==> flow/design.v <==
`timescale 1ns / 1ps
module CP0(
   clk,rst,A,Din,PC,ExcCode,HWInt,We,BD,EXLSet,EXLClr,
	IntReq,EPC,Dout
	);
	input[31:0]Din;
	input[31:2]PC;
	input[5:0]HWInt;
	input[6:2]ExcCode;
	input[4:0]A;
	input clk,rst,We,BD,EXLSet,EXLClr;
	output[31:0]Dout;
	output[31:2]EPC;
	output IntReq;
	reg[31:0] regs[31:0];
	integer i;
	initial begin
		for(i=0;i<32;i=i+1) regs[i]<=0;
		regs[15]<=335941968;
		regs[14]<=32'h3000;
	end
	assign Dout = regs[A];
	assign EPC = regs[14][31:2];
	assign IntReq = ((regs[12][1:0]==2'b01)&&
						 ((HWInt[5]==1&&regs[12][15]==1)||
						 (HWInt[4]==1&&regs[12][14]==1)||
						 (HWInt[3]==1&&regs[12][13]==1)||
						 (HWInt[2]==1&&regs[12][12]==1)||
						 (HWInt[1]==1&&regs[12][11]==1)||
						 (HWInt[0]==1&&regs[12][10]==1)))||
						 ExcCode!=0;
	always @(posedge clk or posedge rst)begin
		if(rst) begin
			for(i=0;i<32;i=i+1) regs[i]<=0;
			regs[15]<=32'h14061150;
			regs[12][15:10]<=6'b111111;
			regs[12][1:0]<=2'b01;
		end
		else begin
			if(We)
				case(A)
					5'd12 : regs[12] <= {16'b0,Din[15:10],8'b0,Din[1:0]};
					5'd14 : regs[14] <= Din;
				endcase
			if(IntReq) begin
				regs[14] <= {PC,2'b0};
				regs[13][31] <= BD;
				regs[13][15:10] <= HWInt;
				regs[13][6:2] <= ExcCode;
			end
			if(EXLSet) regs[12][1] <= 1'b1;
			if(EXLClr) regs[12][1] <= 1'b0;
		end
	end
endmodule
Reports on CP0
The steps from the RTL of CP0 to its reports follow in flow order.
Lines are those of the file above, counted from 1.
Operators carry their Yosys type and port widths (W data, S select, Z words).
Library cell names are shortened.
Not given: --
Set-up
  top module: CP0
  clock port: clk
  library: sky130hd
  library corner: tt_025C_1v80

After elaboration
Counts by Yosys on the flattened word-level netlist (proc, flatten, opt, wreduce). Print and check cells are left out. Cells with the same type and inputs are merged into one.
Storage and ports
  bits in registers: 52
  input bits: 84
Operators by class
  equal/unequal tests: 32
  multiplexer cells: 8
  reductions and logical operators: 23
Operator list (number)
  $pmux W32 S5: 1
  $mux W32: 3
  $eq A5 B5 Y1 const B: 16
  $eq A5 B4 Y1 const B: 8
  $reduce_or A28 Y1: 1
  $eq A5 B3 Y1 const B: 4
  $eq A5 B2 Y1 const B: 2
  $logic_and A1 B1 Y1: 7
  $logic_or A1 B1 Y1: 6
  $reduce_and A2 Y1: 3
  $reduce_bool A3 Y1: 2
  $eq A5 B1 Y1 const B: 1
  $logic_not A5 Y1: 1
  $reduce_bool A5 Y1: 1
  $reduce_bool A2 Y1: 2
  $mux W1: 4
  $eq A2 B1 Y1 const B: 1

Longest topological paths
Yosys ltp: most cells in a row. Word level: on the elaborated netlist, between registers, memories and ports. Mapped: between sequential cells and ports; inverters and the memories' decode and read muxes count.
Depth
  depth in word-level cells: 10
  ABC_AREA: 0
  depth in mapped cells: 6

Netlist
Yosys stat after the flow's synthesis: flattened, memories mapped to cells. It holds for the ABC_AREA given above (unset counts as 0); a run with the other value may have another netlist.
The area totals of this step are shown rounded.
Mapped netlist
  cells in the netlist: 246
  cell area after synthesis: 0.00311 mm^2
  area of sequential cells: 0.00131 mm^2
  flip-flop cells: 52
Cells by type
  dfrtp_1: number 45, area in all 1126.08 um^2
  mux2_2: number 43, area in all 484.214 um^2
  mux2_4: number 31, area in all 465.446 um^2
  buf_4: number 30, area in all 225.216 um^2
  dfstp_2: number 7, area in all 183.926 um^2
  and2_1: number 13, area in all 81.328 um^2
  buf_12: number 4, area in all 80.077 um^2
  a21o_1: number 9, area in all 67.565 um^2
  a22oi_1: number 8, area in all 60.058 um^2
  a22o_1: number 6, area in all 52.55 um^2
  nand2_1: number 10, area in all 37.536 um^2
  nor2_1: number 6, area in all 22.522 um^2
  a221o_1: number 2, area in all 20.019 um^2
  mux2i_1: number 2, area in all 20.019 um^2
  nand3b_4: number 1, area in all 20.019 um^2
  clkbuf_1: number 5, area in all 18.768 um^2
  a21oi_1: number 3, area in all 15.014 um^2
  buf_2: number 3, area in all 15.014 um^2
Other cell types: 13; their cells: 18.

Path before layout
Source: OpenSTA report_checks on the synthesized netlist (no wires, ideal clock, input and output delay 20% of the period each), path of least setup slack; recovery checks are left aside. Register names are those of the netlist, which keeps one name where synthesis merged equal registers.
Timing after synthesis
  kind: input port to output port
  from: input port A[0]
  to: output port Dout[12]
  period: 2880 ps
  input delay: 576 ps
  data arrival time: 1572 ps
  data required time: 2304 ps
  setup slack: 732 ps
  delay of the path: 996 ps
  driving pins on the path: 5
  synthesis period reached: 2148 ps
"delay of the path" is the arrival time less input delay plus setup time.
A path that ends at an output port has no setup time.
"driving pins on the path" counts driving pins, that of a launching flip-flop among them; a cell with two outputs on the path counts twice.
"synthesis period reached" = period - worst setup slack (recovery checks aside). The figure is calculated, with input and output delays left at 20% of the set period.
The rows between start and end are the longest chain of elaborated cells between them; the timing report does not say that the signal goes this way. Where chains are equally long, one stands for them.
A line is the first line of the expression or statement that the cell stems from. Yosys adds cells for indexed reads and writes and turns some case tables into memories.
Between the ends, after synthesis
  cell sequence: nand3b_4 nor2_1 clkbuf_1 a21oi_1 a21oi_1
  length of the longest elaborated chain: 3
RTL lines, path after synthesis
  from (decl): line 10  | input[4:0]A;
  $eq A5 B5 Y1: line 22  | assign Dout = regs[A];
  $reduce_or A28 Y1
  $pmux W32 S5: line 22
  to (decl): line 12  | output[31:0]Dout;

Timing after layout
From the final timing report of stored run 2: the path of least setup slack in the routed layout; clock arrival at registers is part of the times.
The path's times are printed in steps of 10 ps; the period is the one set.
Timing after layout
  kind: flip-flop to output port
  from: register regs[12][11]
  to: output port IntReq
  period: 1110 ps
  data arrival time: 1620 ps
  data required time: 890 ps
  setup slack: -730 ps
  driving pins on the path: 7
The rows between start and end are the longest chain of elaborated cells between them; the timing report does not say that the signal goes this way. Where chains are equally long, one stands for them.
At most two assigning lines are given for a register; there are more.
Between the ends, after layout
  cell sequence: dfstp_2 a22oi_2 and3_4 o21a_4 buf_6 inv_4 buf_6
  length of the longest elaborated chain: 5
RTL lines, path after layout
  from (decl): line 15  | reg[31:0] regs[31:0];
  from (assign): line 34  | for(i=0;i<32;i=i+1) regs[i]<=0;
  from (assign): line 42  | 5'd12 : regs[12] <= {16'b0,Din[15:10],8'b0,Din[1:0]};
  $logic_and A1 B1 Y1: line 29  | (HWInt[1]==1&&regs[12][11]==1)||
  $logic_or A1 B1 Y1 x2: line 25  | ((HWInt[5]==1&&regs[12][15]==1)||
  $logic_and A1 B1 Y1: line 24  | assign IntReq = ((regs[12][1:0]==2'b01)&&
  $logic_or A1 B1 Y1: line 24
  to (decl): line 14  | output IntReq;

# Flow runs of CP0

Record of 2 stored runs of the RTL-to-layout flow on CP0, platform sky130hd. The runs are unordered. Constraints: input delay and output delay 20% of the set period each, output load 0.01 pF.
"time on the worst setup path" is the time allowed to the run's worst setup path (the clock period less input and output delay, where it has them) less its slack. Clock arrival times count: a late capture clock shortens it, a late launch clock lengthens it.
"time on the worst setup path" is given in steps of 10 ps.
Values from the reports are rounded here.

==> stored run 1: settings <==
{ "period_ns": 1.89, "CORE_UTILIZATION": 50, "PLACE_DENSITY_LB_ADDON": 0.06, "HOLD_SLACK_MARGIN": 0.05, "CORE_ASPECT_RATIO": 1.61, "CORE_MARGIN": 2, "CELL_PAD_IN_SITES_GLOBAL_PLACEMENT": 1, "CELL_PAD_IN_SITES_DETAIL_PLACEMENT": 2, "GPL_ROUTABILITY_DRIVEN": 0, "CTS_CLUSTER_SIZE": 18, "CAP_MARGIN": 30, "MIN_ROUTING_LAYER": "met1", "SLEW_MARGIN": 20 }
==> stored run 1: results <==
did not finish, placement stopped with DPL-0033

==> stored run 2: settings <==
{ "period_ns": 1.11, "CORE_UTILIZATION": 27, "SETUP_SLACK_MARGIN": 0.12, "CELL_PAD_IN_SITES_DETAIL_PLACEMENT": 2, "TNS_END_PERCENT": 100, "ABC_AREA": 0, "MAX_ROUTING_LAYER": "met5", "CAP_MARGIN": 20, "CORE_MARGIN": 2, "SLEW_MARGIN": 20 }
==> stored run 2: results <==
Yosys chip area after synthesis: 0.00311 mm^2
total die area: 0.0124 mm^2
sum of negative setup slack: -46000 ps
time on the worst setup path: 1620 ps
critical path kind: flip-flop to output port
worst setup slack after layout: -734 ps
final utilization: 51.8 %
